==> flow/design.v <==
module DgsBlink_v1
#(
   parameter FREQ_HZ    = 100*1000*1000,
	parameter PERIOD_US	= 10,
	parameter PULSE_US   = 1
)
(
	input 		 				CLK,
	input 		 				RSTn,
	input [QUANT_CNT-1:0]	MASK,
	output 		 				LED_OUT
);
localparam PERIOD = (FREQ_HZ/(1000*1000)) * PERIOD_US;
localparam PULSE  = (FREQ_HZ/(1000*1000)) * PULSE_US;
localparam QUANT_CNT = (PERIOD_US / PULSE_US) / 2;
reg [$clog2(PERIOD-1)-1:0] cntr;
reg [QUANT_CNT-1:0]	    mask;
always @(posedge CLK)
begin
	if(!RSTn)
	  begin
		 cntr <= 0;
	  end
	else
	  begin
	    if(cntr == PERIOD-1)
		   begin
			  cntr <= 0;
			  mask <= MASK;
		   end 
		 else 
		    cntr <= cntr + 1'b1;
	  end
end
wire   led;
assign LED_OUT = (!RSTn) ? 1'b0 : led;
assign led = ((mask & (1<<0)) && ((cntr >= 0*PULSE) && (cntr < 1*PULSE))) ||
             ((mask & (1<<1)) && ((cntr >= 2*PULSE) && (cntr < 3*PULSE))) ||
				 ((mask & (1<<2)) && ((cntr >= 4*PULSE) && (cntr < 5*PULSE))) ||
				 ((mask & (1<<3)) && ((cntr >= 6*PULSE) && (cntr < 7*PULSE))) ||
				 ((mask & (1<<4)) && ((cntr >= 8*PULSE) && (cntr < 9*PULSE)));
endmodule 
module DgsBlink_v2
#(
   parameter FREQ_HZ    = 100*1000*1000,
	parameter PERIOD_US	= 10,
	parameter PULSE_US   = 1,
   parameter QUANT_CNT = (PERIOD_US / PULSE_US) / 2
)
(
	input 		 				      CLK,
	input 		 				      RSTn,
	input [$clog2(QUANT_CNT)-1:0]	BLINK_CNT,
	output 		 				      LED_OUT
);
localparam PERIOD = (FREQ_HZ/(1000*1000)) * PERIOD_US;
localparam PULSE  = (FREQ_HZ/(1000*1000)) * PULSE_US;
localparam QUANT_PERIOD  = 2 * PULSE;
reg [$clog2(QUANT_PERIOD-1)-1:0] cntr;
reg [$clog2(QUANT_CNT)-1:0]	 blink_cnt;
reg [$clog2(QUANT_CNT)-1:0]	 quant_cnt;
always @(posedge CLK)
begin
	if(!RSTn)
	  begin
		 cntr      <= 0;
		 blink_cnt <= BLINK_CNT;
		 quant_cnt <= QUANT_CNT - 1;
	  end
	else
	  begin
	    if(cntr == QUANT_PERIOD-1)
		   begin
			  cntr <= 0;
			  if(blink_cnt != 0) 
			    blink_cnt = blink_cnt - 1'b1;
			  if(quant_cnt != 0) 
			    quant_cnt = quant_cnt - 1'b1;
			  else
			    begin
				   blink_cnt <= BLINK_CNT;
		         quant_cnt <= QUANT_CNT - 1;
				 end	
		   end 
		 else 
		    cntr <= cntr + 1'b1;
	  end
end
wire   led;
assign LED_OUT = (!RSTn) ? 1'b0 : led;
assign led = ((cntr < PULSE) && (blink_cnt != 0)) ? 1 : 0;
endmodule 
module Dignostic_Blink_top
(
	input 		 CLK,
	input 		 RSTn,
	output [2:0] LEDs
);
defparam dsg_blink_1.FREQ_HZ	 = 100*1000*1000;
defparam dsg_blink_1.PERIOD_US = 10;
defparam dsg_blink_1.PULSE_US =  1;
DgsBlink_v1			dsg_blink_1
(
	.CLK		(CLK),
	.RSTn		(RSTn),
	.MASK		(5'b00111),
	.LED_OUT	(LEDs[0])
);
defparam dsg_blink_2.FREQ_HZ	 = 100*1000*1000;
defparam dsg_blink_2.PERIOD_US = 10;
defparam dsg_blink_2.PULSE_US =  1;
DgsBlink_v2			dsg_blink_2
(
	.CLK			(CLK),
	.RSTn			(RSTn),
	.BLINK_CNT	(2),
	.LED_OUT		(LEDs[1])
);
endmodule 
Step by step through the tools: Dignostic_Blink_top. Tool output for the design above, in the order of the flow. Line numbers count from 1 in the design file above. Operators: Yosys type, input widths -> output width; for muxes data width and select width s. Cell names lack the library's common part. A cell with -- has no value.

Design top: Dignostic_Blink_top. Clock input: CLK. Standard-cell library: sky130hd. Library corner: tt_025C_1v80.

After elaboration. Source: Yosys, flattened and elaborated, memories not mapped. Widths are those after wreduce. Registers that Yosys merges into a memory's read port (data or address) are not register bits. Print and check cells do not count. Equal cells are merged and count once.

The figure for register bits is 24. For word-level cells the number is 49. Under input bits stands 2. Output and inout port bits: 3.

The figure for reduce/logical cells is 20. The figure for eq/ne operators is 3. Muxes and demuxes: 6. Under $lt $le $gt $ge stands 11. Bitwise logic cells: 1. The figure for $add $sub $neg is 4.

Operators with widths (count): $logic_and 32x1->1 const A (5); $ge 10x10->1 const B (2); $lt 10x10->1 const B (2); $lt 10x9->1 const B (2); $add 10x1->10 const B (1); $ge 10x1->1 const B (1); $eq 10x10->1 const B (1); $lt 10x7->1 const B (1); $ge 10x8->1 const B (1); $ge 10x9->1 const B (1); $mux 3 (3); $add 8x1->8 const B (1); $lt 8x7->1 const B (1); $eq 8x8->1 const B (1); $logic_and 1x1->1 (6); $sub 3x1->3 const B (2); $reduce_bool 3->1 (2); $logic_or 1x1->1 (4); $reduce_or 2->1 (2); $mux 1 (3); $ne 2x1->1 const B (1); $reduce_and 2->1 (1); $not 1->1 (1).

Logic depth. Yosys ltp: most cells in a row. Word level: on the elaborated netlist, between registers, memories and ports. Mapped: between sequential cells and ports; inverters and the memories' decode and read muxes count.

The figure for depth after elaboration is 8. ABC_AREA: 1. Mapped depth: 9. For gate-level depth less buffers the number is 9.

After synthesis. Yosys stat after the flow's synthesis: flattened, memories mapped to cells. It holds for the ABC_AREA given above (unset counts as 0); a run with the other value may have another netlist. The area totals of this step are shown rounded.

Buffer cells: 3. Under mapped flip-flops stands 24. Mapped cells: 200. For mapped area the number is 1331 um^2. Under sequential part of the area stands 480.5 um^2.

Cells by type: dfxtp_1 (count 24, area in all 480.461 um^2); nand2_1 (count 51, area in all 191.434 um^2); inv_1 (count 33, area in all 123.869 um^2); a21oi_1 (count 15, area in all 75.072 um^2); ha_1 (count 6, area in all 75.072 um^2); nor2_1 (count 20, area in all 75.072 um^2); nand3_1 (count 14, area in all 70.067 um^2); nand2_2 (count 6, area in all 37.536 um^2); nand4_1 (count 5, area in all 31.28 um^2); nor2_2 (count 4, area in all 25.024 um^2); o21ai_0 (count 5, area in all 25.024 um^2); buf_4 (count 3, area in all 22.522 um^2); xor2_1 (count 2, area in all 17.517 um^2); nor3_1 (count 3, area in all 15.014 um^2); nor2_4 (count 1, area in all 11.261 um^2); nand3_2 (count 1, area in all 10.01 um^2); xnor2_1 (count 1, area in all 8.758 um^2); nand3b_1 (count 1, area in all 7.507 um^2).

Other cell types: 5; their cells: 5.

Path before layout. OpenSTA on the mapped netlist: ideal clock, no wires. The path of least setup slack (recovery checks aside). Input and output delay are each 20% of the period. Register names are those of the netlist, which keeps one name where synthesis merged equal registers.

Kind: reg2out. From: register dsg_blink_2.blink_cnt[0]. To: output LEDs[1]. For path delay the number is 1.099 ns. The entry for arrival time reads 1.099 ns. The figure for path slack is 0.549 ns. The figure for external output delay is 0.412 ns. Clock period: 2.06 ns. The figure for driving pins on the path is 6. The figure for required time is 1.648 ns. Under path buffers stands 1. The entry for time at the first pin reads 0.000 ns. Under synthesis period reached stands 1.511 ns.

"path delay" = arrival - input delay + setup time. A path that ends at an output port has no setup time. "driving pins on the path" counts driving pins, that of a launching flip-flop among them; a cell with two outputs on the path counts twice. "synthesis period reached" is the clock period less the worst setup slack; recovery checks do not enter. This is arithmetic on one report: input and output delays are still those of the set period (20% each). Between the ends stands the longest chain of elaborated cells between them, by number of cells; it is not shown to be the way that was timed. Of several equally long chains one is given. A line is the first line of the expression or statement that the cell stems from. Yosys adds cells for indexed reads and writes and turns some case tables into memories. A register here has more assigning lines than the two given.

Cell sequence: dfxtp_1 -> inv_1 -> ha_1 -> ha_1 -> nor4_1 -> buf_4. The figure for length of the longest elaborated chain is 4. The figure for elaborated cells between the ends (all ways) is 4. Those cells by class: mux (2); reduce/logical (2).

Ends and longest elaborated chain, post-synthesis: start: declaration (line 60) `reg [$clog2(QUANT_CNT)-1:0] blink_cnt;`; start: assignment (line 67) `blink_cnt <= BLINK_CNT;`; start: assignment (line 76) `blink_cnt = blink_cnt - 1'b1;`; $reduce_bool 3->1 (line 91) `assign led = ((cntr < PULSE) && (blink_cnt != 0)) ? 1 : 0;`; $logic_and 1x1->1 (line 91); $mux 1 (line 91); $mux 1 (line 90) `assign LED_OUT = (!RSTn) ? 1'b0 : led;`; end: declaration (line 97) `output [2:0] LEDs`.

Nets of the timed path that keep an RTL name, with a line that drives or declares them; the list need not be complete.

Named nets, post-synthesis (line): dsg_blink_2.LED_OUT (90).

Path in the finished layout. From the final timing report of run A: the path of least setup slack in the routed layout; clock arrival at registers is part of the times.

Kind: reg2out. From: register dsg_blink_2.blink_cnt[0]. To: output LEDs[1]. Under path buffers stands 2. The entry for arrival time reads 1.45 ns. The figure for required time is 1.65 ns. The figure for path slack is 0.20 ns. The figure for driving pins on the path is 7. The entry for time at the first pin reads 0.32 ns. Clock period: 2.06 ns. The figure for external output delay is 0.41 ns.

Between the ends stands the longest chain of elaborated cells between them, by number of cells; it is not shown to be the way that was timed. Of several equally long chains one is given. A register here has more assigning lines than the two given.

Cell sequence: dfxtp_1 -> inv_1 -> ha_1 -> ha_2 -> nor4_2 -> buf_4 -> buf_6. The figure for length of the longest elaborated chain is 4. The figure for elaborated cells between the ends (all ways) is 4. Those cells by class: mux (2); reduce/logical (2).

Ends and longest elaborated chain, post-layout: start: declaration (line 60) `reg [$clog2(QUANT_CNT)-1:0] blink_cnt;`; start: assignment (line 67) `blink_cnt <= BLINK_CNT;`; start: assignment (line 76) `blink_cnt = blink_cnt - 1'b1;`; $reduce_bool 3->1 (line 91) `assign led = ((cntr < PULSE) && (blink_cnt != 0)) ? 1 : 0;`; $logic_and 1x1->1 (line 91); $mux 1 (line 91); $mux 1 (line 90) `assign LED_OUT = (!RSTn) ? 1'b0 : led;`; end: declaration (line 97) `output [2:0] LEDs`.

Nets of the timed path that keep an RTL name, with a line that drives or declares them; the list need not be complete.

Named nets, post-layout (line): dsg_blink_2.LED_OUT (90).

Ticket comment

Record of 2 stored runs of the RTL-to-layout flow on Dignostic_Blink_top, platform sky130hd. The runs are unordered. Constraints: input delay and output delay 20% of the set period each, output load 0.01 pF. By "clock period achieved" is meant the clock period of the run minus its worst setup slack. This is arithmetic on one report: input and output delays are still those of the set period (20% each). "time on the worst setup path": the worst setup path's part of the clock period (all of it between registers, 20% less for each end at a port) less its slack. A launch clock that arrives late makes it longer, a capture clock that arrives late makes it shorter. "total power of the final layout" is the tool's figure for a default switching activity; nothing was simulated. Results are given in rounded form.

Run A has these settings: period_ns 2.06; CORE_UTILIZATION 69; SETUP_SLACK_MARGIN 0.25; PLACE_DENSITY_LB_ADDON 0.04; TNS_END_PERCENT 25; ABC_AREA 1; GPL_TIMING_DRIVEN 0; SLEW_MARGIN 5; MIN_ROUTING_LAYER met1; CAP_MARGIN 20; CORE_MARGIN 2. The measured total power of the final layout is 0.7791 mW. The standard-cell area of the final layout is 1473 um^2. The final utilization reads 83.5 %. The summed negative setup slack is 0.000 ns. The setup slack of the worst path reads 0.199 ns. The time on the worst setup path reads 1.45 ns. Class of the worst setup path: reg2out. The clock period achieved reads 1.861 ns. The netlist area reported by Yosys comes to 1331 um^2. The die outline area comes to 2297 um^2. For the worst-case hold slack the run shows 0.479 ns.

Run B has these settings: period_ns 2.43; CORE_UTILIZATION 61; SETUP_SLACK_MARGIN 0.22; PLACE_DENSITY 0.52; CORE_MARGIN 9; CELL_PAD_IN_SITES_DETAIL_PLACEMENT 0; ABC_AREA 1; GPL_TIMING_DRIVEN 1; GPL_ROUTABILITY_DRIVEN 1; CTS_CLUSTER_DIAMETER 96; SLEW_MARGIN 25; MIN_ROUTING_LAYER met1; MAX_ROUTING_LAYER met5; CAP_MARGIN 20. The measured total power of the final layout is 0.6629 mW. The standard-cell area of the final layout is 1425 um^2. The final utilization reads 70.5 %. The summed negative setup slack is 0.000 ns. The setup slack of the worst path reads 0.429 ns. The time on the worst setup path reads 1.52 ns. Class of the worst setup path: reg2out. The clock period achieved reads 2.001 ns. The netlist area reported by Yosys comes to 1331 um^2. The die outline area comes to 4188 um^2. For the worst-case hold slack the run shows 0.458 ns.
