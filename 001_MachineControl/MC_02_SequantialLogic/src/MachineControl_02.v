==> flow/design.v <==
module Counter 
#(
	parameter PERIOD     = 100,
	parameter DUTY       = 30
)
(
	input 	CLK,
	input		RSTn,
	output	OUT
);
reg [$clog2(PERIOD) - 1:0]	counter;
always @(posedge CLK) 
begin
	if(!RSTn)     
		counter <= 0;
	else 
	begin
		if(counter == PERIOD-1)
			counter <= 0;
		else
			counter <= counter  + 1'b1;
	end
end
assign OUT = (counter < DUTY) ? 1'b1 : 1'b0;
endmodule 
module MachineControl_002_1
(
   input        RSTn,
	input        CLK,
	input  [4:0] MOT_ERR,
	input  [2:0] FAIL_SENSn,
	output [4:0] MOT_ENA,
	output 	    LED_GREEN,
	output 	    LED_RED
);
reg state;  
always @(posedge CLK) begin
  if(!RSTn)
    state <= 1'b1;
  else 
    state <= (!MOT_ERR[4]    &  !MOT_ERR[3]    & !MOT_ERR[2]     & !MOT_ERR[1] & !MOT_ERR[0] &
               FAIL_SENSn[2] &   FAIL_SENSn[1] &  FAIL_SENSn[0]) &
				 (state == 1'b1) ; 
end
wire 		led_green;
Counter 		counter_led_green
(
	.RSTn		(RSTn),
	.CLK		(CLK),
	.OUT		(led_green)
);
assign LED_GREEN = state ? led_green : 1'b0;
wire 	led_red;
Counter #(150, 100)	counter_led_red
(
	.RSTn		(RSTn),
	.CLK		(CLK),
	.OUT		(led_red)
);
assign LED_RED = !state ? led_red : 1'b0;
assign MOT_ENA[4:0] = !state ? 4'b0000 : 4'b1111;
endmodule 
module MachineControl_02
(
	input 		 CLK,
	input        RSTn,
	input  [4:0] MOT_ERR,
	input  [2:0] FAIL_SENSn,
	output [4:0] MOT_ENA,
	output 	    LED_GREEN,
	output 	    LED_RED
);
MachineControl_002_1   mc002_1
(
	.CLK				(CLK),
	.RSTn			   (RSTn),
	.MOT_ERR			(MOT_ERR),
	.FAIL_SENSn		(FAIL_SENSn),
	.MOT_ENA			(MOT_ENA),
	.LED_GREEN		(LED_GREEN),
	.LED_RED			(LED_RED)
);
endmodule 
# Tool chain data of MachineControl_02
# What the tools print for MachineControl_02, step after step.
# Line numbers count from 1 in the design file above.
# Library cell names are shortened.
# A cell with - has no value.
[inputs]
top_module = "MachineControl_02"
clock = "CLK"
lib = "sky130hd"
lib_corner = "tt_025C_1v80"

# Word-level counts
# Counts by Yosys on the flattened word-level netlist (proc, flatten, opt, wreduce; memories kept). Register bits leave out memories and registers merged into their read ports (data or address); mux counts leave out enables and synchronous resets folded into registers. Print and check cells are left out. Cells with the same type and inputs are merged into one.
[classes]
n_eq = 2
cmp = 2
bitwise = 9
multipliers = 0
addsub = 2
shift = 0
reduce_and_logical = 7
n_mux = 5
div = 0
[ops]
columns = ["op", "n"]
rows = [
  ["AND 1 bit", 8],
  ["adder 8 x 1 -> 8 bit (second input constant)", 1],
  ["< comparator 8 x 7 -> 1 bit (second input constant)", 1],
  ["== test 8 bit (second input constant)", 1],
  ["adder 7 x 1 -> 7 bit (second input constant)", 1],
  ["< comparator 7 x 5 -> 1 bit (second input constant)", 1],
  ["== test 7 bit (second input constant)", 1],
  ["logical NOT 1 bit", 5],
  ["OR reduction 2 bit", 2],
  ["2-to-1 mux 4 bit", 1],
  ["2-to-1 mux 1 bit", 4],
  ["inverter 1 bit", 1],
]
[word_totals]
regBits = 16
ram_bits = 0
input_bits = 10
romBits = 0
output_inout_bits = 7
latchBits = 0
clocked_rd_ports_x_width = 0
elab_cells = 30
mem_count = 0

# Logic depth
# Yosys ltp: most cells in a row. Word level: on the elaborated netlist, between registers, memories and ports. Mapped: between sequential cells and ports; inverters and the memories' decode and read muxes count.
[depth]
ltp_word = 9
ABC_AREA = 0
depth_mapped = 5
ltp_nobuf = 5

# After synthesis
# Yosys stat after the flow's synthesis: flattened, memories mapped to cells. It holds for the ABC_AREA given above (unset counts as 0); a run with the other value may have another netlist.
# Totals and module areas in this step are rounded.
[types]
columns = ["cell", "n", "type_area_um2"]
rows = [
  ["dfxtp_1", 16, 320.307],
  ["buf_4", 5, 37.536],
  ["ha_1", 3, 37.536],
  ["nor2_1", 10, 37.536],
  ["or3_1", 6, 37.536],
  ["xnor2_1", 3, 26.275],
  ["xor2_1", 3, 26.275],
  ["a21oi_1", 5, 25.024],
  ["nand3_1", 5, 25.024],
  ["o21ai_0", 5, 25.024],
  ["o21ai_4", 1, 16.266],
  ["nand2_1", 4, 15.014],
  ["or4b_4", 1, 13.763],
  ["nand4_1", 2, 12.512],
  ["inv_1", 3, 11.261],
  ["nand4bb_1", 1, 11.261],
  ["o311a_1", 1, 10.01],
  ["nor4b_1", 1, 8.758],
]
# Other cell types: 6; their cells: 6.
[synth_totals]
n_buf = 5
mapped_cells = 81
seq_area_um2 = 320
ffs = 16
area_um2 = 730
# The figures by module come from a second, unflattened synthesis with its own total; it is not the netlist above.
[hier_totals]
hier_cells = 84
hier_area_um2 = 770
# Each row is one instance without its submodules.
[modules]
columns = ["module", "instances", "cells", "area_um2", "mod_seq_area_um2"]
rows = [
  ["Counter", 1, 39, 360, 160],
  ["Counter", 1, 32, 300, 140],
  ["MachineControl_002_1", 1, 13, 110, 20],
  ["MachineControl_02", 1, 0, 0.0, 0.0],
]

# Path before layout
# OpenSTA on the mapped netlist: ideal clock, no wires. The path of least setup slack (recovery checks aside). Input and output delay are each 20% of the period. Register names are those of the netlist, which keeps one name where synthesis merged equal registers.
[synth_timing]
path_type = "reg-to-output"
start = "register mc002_1.counter_led_green.counter[2]"
end = "output port LED_GREEN"
arrival_time_ns = 0.948
out_delay_ns = 0.266
t_first_pin_ns = 0.000
path_delay_ns = 0.948
path_slack_ns = 0.116
clock_period_ns = 1.33
driving_pins = 4
n_path_buf = 0
required_time_ns = 1.064
period_less_setup_slack_ns = 1.214
# "path_delay_ns" = arrival - input delay + setup time.
# A path that ends at an output port has no setup time.
# "driving_pins" counts driving pins, that of a launching flip-flop among them; a cell with two outputs on the path counts twice.
# "period_less_setup_slack_ns" is the clock period less the worst setup slack; recovery checks do not enter. This is arithmetic on one report: input and output delays are still those of the set period (20% each).
# The rows between start and end are the longest chain of elaborated cells between them; the timing report does not say that the signal goes this way. Where chains are equally long, one stands for them.
# A line is the first line of the expression or statement that the cell stems from. Yosys adds cells for indexed reads and writes and turns some case tables into memories.
# At most two assigning lines are given for a register; there are more.
[synth_via]
cell_sequence = "dfxtp_1 -> nand3_1 -> nor2_1 -> nor4b_1"
elab_chain_cells = 3
cells_between = 3
cone_lines = 2
cone_classes = "1 x compare; 2 x mux"
[synth_lines]
columns = ["element", "line_no", "rtl"]
rows = [
  ["start: declaration", 11, "reg [$clog2(PERIOD) - 1:0] counter;"],
  ["start: assignment", 15, "counter <= 0;"],
  ["start: assignment", 21, "counter <= counter + 1'b1;"],
  ["< comparator 7 x 5 -> 1 bit", 24, "assign OUT = (counter < DUTY) ? 1'b1 : 1'b0;"],
  ["2-to-1 mux 1 bit", 24, ""],
  ["2-to-1 mux 1 bit", 52, "assign LED_GREEN = state ? led_green : 1'b0;"],
  ["end: declaration", 70, "output LED_GREEN,"],
]

# Timing after layout
# From the final timing report of stored run 1: the path of least setup slack in the routed layout; clock arrival at registers is part of the times.
[layout_timing]
path_type = "reg-to-reg"
start = "register mc002_1.counter_led_green.counter[3]"
end = "register mc002_1.counter_led_green.counter[2]"
clock_period_ns = 1.09
path_slack_ns = -0.37
setup_time_ns = 0.12
arrival_time_ns = 1.59
t_first_pin_ns = 0.25
n_path_buf = 1
driving_pins = 5
required_time_ns = 1.22
# The rows between start and end are the longest chain of elaborated cells between them; the timing report does not say that the signal goes this way. Where chains are equally long, one stands for them.
# At most two assigning lines are given for a register; there are more.
[layout_via]
cell_sequence = "dfxtp_2 -> buf_6 -> or4b_4 -> o21ai_4 -> nor2_2"
elab_chain_cells = 2
cells_between = 2
cone_lines = 1
cone_classes = "1 x eq/ne; 1 x reduce/logical"
[layout_lines]
columns = ["element", "line_no", "rtl"]
rows = [
  ["start: declaration", 11, "reg [$clog2(PERIOD) - 1:0] counter;"],
  ["start: assignment", 15, "counter <= 0;"],
  ["start: assignment", 21, "counter <= counter + 1'b1;"],
  ["== test 7 bit", 18, "if(counter == PERIOD-1)"],
  ["OR reduction 2 bit", "-", ""],
  ["end: assignment", 19, "counter <= 0;"],
  ["end: assignment", 21, ""],
  ["end: declaration", 11, ""],
]

# Design MachineControl_02 on sky130hd. What follows are 2 stored runs of the flow, each under its own settings; their order means nothing. The constraints put input and output delay at 20% of the set period each and load the outputs with 0.01 pF.
# "clock_period_reached_ns" means the clock period less the worst setup slack. The figure is calculated, with input and output delays left at 20% of the set period.
# "critical_path_time_ns": the worst setup path's part of the clock period (all of it between registers, 20% less for each end at a port) less its slack. A launch clock that arrives late makes it longer, a capture clock that arrives late makes it shorter.
# By "totalPower_mw" is meant OpenSTA's value without simulated activity: inputs other than the clock are taken to toggle once in ten clock periods, and the tool carries that through the logic.
# Results are given in rounded form.

[[run]]
name = "stored run 1"
[run.settings]
period_ns = 1.09
CORE_UTILIZATION = 18
SETUP_SLACK_MARGIN = 0.22
CELL_PAD_IN_SITES_DETAIL_PLACEMENT = 2
TNS_END_PERCENT = 5
GPL_ROUTABILITY_DRIVEN = 0
CAP_MARGIN = 20
CORE_MARGIN = 2
SLEW_MARGIN = 20
[run.results]
worst_setup_slack_ns = -0.37
totalPower_mw = 1.4
synth_area_um2 = 730
die_um2 = 4600
hold_worst_slack_ns = 0.46
final_stdcell_area_um2 = 1300
clock_period_reached_ns = 1.457
util_frac = 0.32
setupTns_ns = -3.7
critical_path_time_ns = 1.46
critical_path_kind = "reg-to-reg"

[[run]]
name = "stored run 2"
[run.settings]
period_ns = 1.84
CAP_MARGIN = 20
CORE_MARGIN = 2
CORE_UTILIZATION = 40
SLEW_MARGIN = 20
[run.results]
worst_setup_slack_ns = 0.11
totalPower_mw = 0.67
synth_area_um2 = 730
die_um2 = 2200
hold_worst_slack_ns = 0.47
final_stdcell_area_um2 = 920
clock_period_reached_ns = 1.732
util_frac = 0.53
setupTns_ns = 0.000
critical_path_time_ns = 1.36
critical_path_kind = "reg-to-output"
